==> flow/design.v <==
module val_prag_adc(
	input clk_fpga,
	input in_d0, 
	input in_d1, 
	input en_trs,
	input rst,
	input end_trs_on,
	input end_trs_off,
	output en_maxim,
	output [23:0] d_rcv,
	output s_clk,
	output cs
    );
	reg [2:0] state=0;
	reg reg_cs =1'b1;
	reg [2:0] count_s_clk = 3'b0;
	reg clk_pos=0;
	reg clk_ox=0;
	reg clk_zz=0;
	reg [11:0] data_reg = 12'b0;
	reg [11:0] data_reg2 = 12'b0;
	reg [4:0] nr_bit = 5'b0;
	reg [4:0] count_again = 5'b0;
	reg reg_en_maxim =1'b0;
	reg [11:0] nr_es = 12'b0;
	reg [2:0] regiune = 3'b111;
	reg [23:0] x_and_y = 24'b0; 
	parameter [2:0] idle = 3'b0;
	parameter [2:0] start = 3'b1;
	parameter [2:0] receive = 3'b010;
	parameter [2:0] next_or_stop = 3'b011;
	parameter [2:0] final_st = 3'b100;
	assign d_rcv = x_and_y;
	assign cs = reg_cs;
	assign s_clk = (count_s_clk == 3'b010) ? clk_zz : (clk_pos ^ clk_ox); 
	assign en_maxim = reg_en_maxim;
	always @(negedge clk_fpga) begin	
		 if(((en_trs==1'b1) || (state == start) || (state == receive) || (state == next_or_stop)) && (state != final_st))
			clk_zz <= clk_ox;
	end
	always @(posedge  clk_fpga) begin
		if(rst) begin
			count_s_clk <=3'b0;
			clk_pos <= 1'b0;
			clk_ox <=1'b0;
		end else if (((en_trs==1'b1) || (state == start) || (state == receive) || (state == next_or_stop)) && (state != final_st)) begin
				if (count_s_clk == 3'b100) begin
					count_s_clk <=3'b0;
					clk_pos <= 1'b1;
				end else begin
					count_s_clk <= count_s_clk + 1'b1;
					clk_pos <= 1'b0;
				end
					clk_ox <= clk_pos;
				end
		if (count_s_clk == 3'b010) begin
				clk_pos <= 1'b0;
				clk_ox <=1'b0;
		end	
		case (state)
			idle: begin
				reg_en_maxim=1'b0;
				reg_cs <= 1'b1;
				data_reg <= 12'b0;
				data_reg2 <= 12'b0;
				x_and_y <= 24'b0;
				nr_bit <= 5'b0;
				if (rst)
					state <= idle;
				else
					state <= (en_trs) ? start : idle;
			end
			start: begin
					if (clk_pos==1'b1) begin
						reg_cs <= 1'b0;
						state <= receive;
					end else
						state <= start;
			end
			receive : begin
					if(nr_bit == 5'b10000) 
						if (count_s_clk==3'b011) begin
							state <= next_or_stop;
							nr_bit <= 5'b0;
						end else
							state <= receive;
					else begin
						if (count_s_clk == 3'b010) begin
								data_reg <= {data_reg[10:0],in_d0}; 
								data_reg2 <= {data_reg2[10:0],in_d1}; 
								nr_bit <= nr_bit+1'b1;
								state <= receive ;
						end
					end
			end
			next_or_stop: begin	
					reg_cs <= 1'b1;
					if (count_again == 5'b10100) begin
						count_again <= 5'b0;
						state <= final_st;
					end else begin
						state <= next_or_stop;
						count_again <= count_again + 1'b1;
					end	
			end
			final_st : begin
				clk_pos <= 1'b0;
				if (nr_es <= 12'd999) begin
					state<=idle;
					x_and_y <= {data_reg2,data_reg};
					reg_en_maxim=1'b1;
					nr_es <= nr_es +1'b1;
				end else begin
					reg_en_maxim=1'b0;
					x_and_y <=0;
					if ((end_trs_on) || (end_trs_off)) begin 
						state <=idle;
						nr_es <= 0;
					end else 
						state <=final_st;
				end
			end
		endcase
	end
endmodule
======== Step by step through the tools: val_prag_adc ========
Tool output for the design above, in the order of the flow.
Line numbers count from 1 in the design file above.
Operators: Yosys type, input widths -> output width; for muxes data width and select width s.
Cell names lack the library's common part.
The mark - stands for no value.
set-up
  design top .............................. val_prag_adc
  clock input ............................. clk_fpga
  standard-cell library ................... sky130hd
  library corner .......................... tt_025C_1v80

======== Word-level counts ========
Counts by Yosys on the flattened word-level netlist (proc, flatten, opt, wreduce; memories kept). Register bits leave out memories and registers merged into their read ports (data or address). Print and check cells are left out. Cells with the same type and inputs are merged into one.
word-level totals
  output and inout port bits .............. 27
  register bits ........................... 81
operators by class
  equal/unequal tests ..................... 15
  $lt $le $gt $ge ......................... 1
  $add $sub $neg .......................... 4
  bitwise gates (word level) .............. 1
  muxes and demuxes ....................... 31
  reduce/logical cells .................... 19
operators by type and width
  operator               count
  $mux 12                6
  $pmux 24 s2            1
  $pmux 12 s2            2
  $mux 24                1
  $mux 3                 6
  $pmux 3 s5             1
  $mux 5                 3
  $add 12x1->12 const B  1
  $le 12x10->1 const B   1
  $eq 3x2->1 const B     4
  $add 5x1->5 const B    2
  $eq 5x5->1 const B     2
  $pmux 5 s2             1
  $ne 3x3->1 const B     3
  $reduce_bool 2->1      4
  $mux 1                 7
  $ne 2x2->1 const B     3
  $reduce_and 2->1       3
  $eq 3x3->1 const B     2
  $reduce_and 3->1       2
  $reduce_bool 5->1      1
  $logic_or 1x1->1       4
  $reduce_or 2->1        2
  $pmux 1 s2             2
  $add 3x1->3 const B    1
  $eq 3x1->1 const B     1
  $logic_not 3->1        1
  $reduce_or 3->1        1
Not listed: further kinds 3, cells in them 3.

======== Depth ========
Longest topological path by Yosys (ltp), each cell counted once; first at word level (registers and memories cut), then after technology mapping (sequential cells cut; the memories' decode and read muxes count).
logic depth
  depth after elaboration ................. 5
  ABC_AREA ................................ 1
  depth in mapped cells ................... 7

======== Netlist ========
The flow's flattened synthesis, as Yosys stat reports it; memories are mapped. The netlist is that of the ABC_AREA named above (0 if unset); the other value can give another one.
mapped netlist
  synthesis area .......................... 3624.7 um2
  flip-flops .............................. 81
  buffer cells ............................ 6
  standard cells after synthesis .......... 328
cells by type
  type      count
  edfxtp_1  76
  inv_1     60
  nor2_1    54
  nand2_1   37
  nor2_2    20
  ha_1      9
  dfxtp_1   5
  a21oi_1   14
  nand3_1   12
  nand4_1   7
  xnor2_1   4
  buf_6     3
  o21ai_0   6
  xor2_1    3
  a21oi_2   2
  nand3_4   1
  nor3_1    3
  nor3b_2   1
Other cell types: 9; their cells: 11.

Lab notebook: val_prag_adc

Measured data: module val_prag_adc, platform sky130hd, 2 stored runs of the flow under differing settings, order arbitrary. Input and output delays are each 20% of the period that was set; the output load is 0.01 pF.
By "power consumption" is meant OpenSTA's value without simulated activity: inputs other than the clock are taken to toggle once in ten clock periods, and the tool carries that through the logic.

---- run A ----
settings
  period_ns = 6.67
  CORE_UTILIZATION = 67
  ABC_AREA = 1
  CTS_CLUSTER_DIAMETER = 38
  MIN_ROUTING_LAYER = met2
  MAX_ROUTING_LAYER = met4
  CAP_MARGIN = 20
  CORE_MARGIN = 2
  SLEW_MARGIN = 20
results
  total negative slack on setup checks .... 0.000 ns
  standard-cell area after layout ......... 4159.0 um2
  final worst hold slack .................. 0.505 ns
  power consumption ....................... 1787 µW
  die outline area ........................ 6014.0 um2
  mapped cell area after synthesis ........ 3624.7 um2
  worst setup slack after layout .......... 0.622 ns

---- run B ----
settings
  period_ns = 4.55
  SETUP_SLACK_MARGIN = 0.61
  CAP_MARGIN = 20
  CORE_MARGIN = 2
  CORE_UTILIZATION = 40
  SLEW_MARGIN = 20
results
  total negative slack on setup checks .... 0.000 ns
  standard-cell area after layout ......... 4339.2 um2
  final worst hold slack .................. 0.508 ns
  power consumption ....................... 2625 µW
  die outline area ........................ 9852.5 um2
  mapped cell area after synthesis ........ 3629.7 um2
  worst setup slack after layout .......... 0.353 ns
