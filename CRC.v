==> flow/design.v <==
module CRC #(	parameter length_in=48,  
					parameter length_gen=9,
					parameter length_rest=length_gen-1)
				( 	input clk,
					input rst,
					input [length_in-1:0] data_in,
					input en,
					output en_seriala,
					output [length_in+length_rest-1:0] data_out
				);
	reg [1:0] state = 2'b0;
	reg reg_en_seriala = 1'b0;
	wire [length_in+length_rest-1:0] m_zero = {data_in,8'b0}; 
	reg [length_gen-1:0 ] deimpartit = 9'b0;
	reg [7:0] count = 8'b1; 
	reg [length_rest-1:0] rest = 8'b0; 
	reg [length_gen-1:0] pol_gen = 9'b100110001;
	parameter idle = 2'b0;
	parameter start = 2'b01;
	parameter crc = 2'b10;
	parameter end_state = 2'b11;
	assign data_out = {data_in,rest};
	assign en_seriala = reg_en_seriala;
	always @(posedge clk) begin
		case (state)
			idle:  begin
				deimpartit <= 0;
				reg_en_seriala <=1'b0;
				count <= 8'b1;
				if (rst)
					state <= idle;
				else if(~rst && en)
					state <= start;
			end
			start: begin
				deimpartit <= {(m_zero[length_in+length_rest-1:length_in+length_rest-length_gen] ^ pol_gen) , m_zero[length_in+length_rest-length_gen-count]};
				count <= count + 1'b1;
				state <= crc;
			end
			crc: begin
				if ( count == length_in+length_rest-length_gen+1 ) begin 
					state <= end_state;
					count <= 0;
					if ( deimpartit[length_gen-1] == 1'b0 )
						rest <= (deimpartit[length_gen-2:0] ^ 8'b0); 
					else 
						rest <= (deimpartit[length_gen-2:0]  ^ pol_gen[length_gen-2:0]);
				end else if ( count < length_in+length_rest-length_gen+1 ) begin
					state <= crc;
					count <= count + 1'b1;
					if ( deimpartit[length_gen-1] == 1'b0 )
						deimpartit <=  {(deimpartit ^ 9'b0),m_zero[length_in+length_rest-length_gen-count]}; 
					else
						deimpartit <=  {(deimpartit ^ pol_gen),m_zero[length_in+length_rest-length_gen-count]};
				end
			end
			end_state: begin
				rest <= rest;
				state <= idle;
				reg_en_seriala <=1'b1;
			end
		endcase
	end
endmodule
# From RTL to reports: CRC
# What the tools print for CRC, step after step.
# Line numbers count from 1 in the design file above.
# Operators: Yosys type, input widths -> output width; for muxes data width and select width s.
# Cell names lack the library's common part.
# Not given: -
# setup
design,CRC
clk_port,clk
library,sky130hd
lib_corner,tt_025C_1v80

# Word-level counts
# Yosys after proc, flatten, opt, wreduce and memory -nomap, before mapping. Memory bits, and registers merged into a memory's read port (data or address), are not among the register bits. Print and check cells are not counted.
# classes
muxes,14
reduce_and_logical,9
multipliers,0
add_sub_neg,2
div,0
n_logic,4
n_eq,8
shift,1
n_cmp,1
# op_table
op,count
$shiftx 56x9->1,1
$pmux 9 s3,1
$pmux 8 s3,1
$mux 9,2
$mux 8,2
$not 3->3,3
$sub 6x8->9 const A,1
$add 8x1->8 const B,1
$lt 8x6->1 const B,1
$eq 8x6->1 const B,1
$pmux 2 s4,1
$mux 2,4
$mux 7,1
$ne 3x3->1 const B,2
$reduce_and 3->1,2
$mux 6,1
$eq 2x2->1 const B,2
$ne 2x2->1 const B,2
$reduce_and 2->1,2
$reduce_bool 4->1,1
$reduce_bool 3->1,1
$eq 2x1->1 const B,1
$logic_not 2->1,1
$reduce_bool 2->1,1
$pmux 1 s2,1
$logic_and 1x1->1,1
$not 1->1,1
# bits
mem_bits_rw,0
latchBits,0
memories,0
romBits,0
clocked_rd_ports_x_width,0
output_inout_bits,57
ff_bits,28
inputBits,51
elab_cells,44

# Depth
# Depth = most cells in a row (Yosys ltp): at word level without a register or memory, in the mapped netlist without a sequential cell, where the memories' decode and read muxes count.
# logic_depth
ltp_word,6
abc_area,0
depth_mapped,8
depth_no_buf,6

# After synthesis
# The flow's flattened synthesis, as Yosys stat reports it; memories are mapped. The netlist is that of the ABC_AREA named above (0 if unset); the other value can give another one.
# Totals and module areas in this step are rounded.
# types
cell,count,area_total_um2
edfxtp_1,28,840.806
buf_4,48,360.346
mux4_1,7,183.926
ha_1,7,87.584
nor2_1,21,78.826
mux2i_1,7,70.067
xor2_1,6,52.55
nand3_1,10,50.048
a22oi_1,6,45.043
mux2_2,4,45.043
nor2b_1,6,37.536
xnor2_1,4,35.034
inv_1,7,26.275
a21oi_1,5,25.024
mux4_2,1,22.522
buf_12,1,20.019
clkbuf_1,4,15.014
nand2_1,4,15.014
# Other cell types: 17; their cells: 22.
# synth_totals
seqArea_um2,841
ffs,28
synth_area_um2,2170
cell_count,198
n_buf,56

# Path before layout
# OpenSTA on the mapped netlist: ideal clock, no wires. The path of least setup slack (recovery checks aside). Input and output delay are each 20% of the period. Register names are those of the netlist, which keeps one name where synthesis merged equal registers.
# synth_timing
kind,register to register
start,register count[3]
end,register count[0]
setup_time_ps,370
t_required_ps,1830
arrival_time_ps,1486
path_delay_ps,1856
driving_pins,6
slack_ps,344
path_buffers,1
tclk_ps,2200
launch_ps,0
synth_period_reached_ps,1856
# "path_delay_ps" is the arrival time less input delay plus setup time.
# "driving_pins" counts driving pins, that of a launching flip-flop among them; a cell with two outputs on the path counts twice.
# "synth_period_reached_ps" is the clock period less the worst setup slack; recovery checks do not enter. This is arithmetic on one report: input and output delays are still those of the set period (20% each).
# The rows between start and end are the longest chain of elaborated cells between them; the timing report does not say that the signal goes this way. Where chains are equally long, one stands for them.
# Each line given opens the expression or statement behind the cell; cells for indexed reads and writes are added by Yosys, which also makes memories of some case tables.
# A register here has more assigning lines than the two given.
# The path ends at the enable pin of a flip-flop; only ways to that pin are counted.
# synth_between
path_cell_list,edfxtp_1 > clkbuf_1 > nor4_1 > and3_1 > nor2_1 > nor2_1
elab_chain_len,3
cells_between,4
lines_between,2
classes_between,compare: 1; eq/ne: 2; reduce/logical: 1
# synth_lines
element,line_no,rtl
"start, declared",15,reg [7:0] count = 8'b1;
"start, assigned",37,count <= count + 1'b1;
"start, assigned",50,count <= count + 1'b1;
$lt 8x6->1,48,end else if ( count < length_in+length_rest-length_gen+1 ) begin
$ne 3x3->1,-,
$reduce_and 2->1,-,
"end, assigned",37,
"end, assigned",50,
"end, declared",15,

# Timing after layout
# Path of least setup slack in the final report of record 2 (OpenROAD, finished layout, wires in). Where an end is a register, its clock arrival counts in the times.
# The report prints the path's times to 10 ps; the period is as set.
# layout_timing
kind,input to output
start,input port data_in[46]
end,output port data_out[54]
path_buffers,2
out_delay_ps,680
launch_ps,680
tclk_ps,3410
slack_ps,950
arrival_time_ps,1780
t_required_ps,2730
driving_pins,2
input_delay_ps,680
# layout_between
path_cell_list,clkdlybuf4s50_1 > clkdlybuf4s50_1
elab_chain_len,0
cells_between,0
lines_between,0
# layout_lines
element,line_no,rtl
"start, declared",6,"input [length_in-1:0] data_in,"
"end, declared",9,output [length_in+length_rest-1:0] data_out

# Stored flow runs of CRC (2 of them; Yosys, OpenROAD, sky130hd). They differ in their settings and are not a sequence. Constraints: input delay and output delay 20% of the set period each, output load 0.01 pF.
# "achievedPeriod_ps": clock period set for the run, less the worst setup slack. It is reckoned from that one timing run; input and output delays stay at 20% of the period that was set.
# By "final_power_mw" is meant OpenSTA's value without simulated activity: inputs other than the clock are taken to toggle once in ten clock periods, and the tool carries that through the logic.
# Values from the reports are rounded here.
# A setting shown as - is not set for that run.
# Among the results, - means that no value is shown for the run.
setting or result,record 1,record 2
period_ns,1.33,3.41
CORE_UTILIZATION,67,22
PLACE_DENSITY,0.71,0.51
HOLD_SLACK_MARGIN,0.27,-
CORE_ASPECT_RATIO,0.69,-
CELL_PAD_IN_SITES_DETAIL_PLACEMENT,1,0
TNS_END_PERCENT,75,60
CTS_CLUSTER_SIZE,27,35
CAP_MARGIN,20,20
CORE_MARGIN,2,2
SLEW_MARGIN,20,20
SETUP_SLACK_MARGIN,-,-0.08
CELL_PAD_IN_SITES_GLOBAL_PLACEMENT,-,1
GPL_TIMING_DRIVEN,-,1
GPL_ROUTABILITY_DRIVEN,-,1
CTS_CLUSTER_DIAMETER,-,110
MIN_ROUTING_LAYER,-,met2
synth_chip_area_um2,-,2170
dieArea_um2,-,10700
cell_area_final_um2,-,3050
fin_util_frac,-,0.315
worstSetupSlack_ps,-,949
tns_setup_ps,-,0
ws_hold_ps,-,460
final_power_mw,-,1.81
achievedPeriod_ps,-,2461
# Record 1: stopped before the end: placement reported DPL-0038
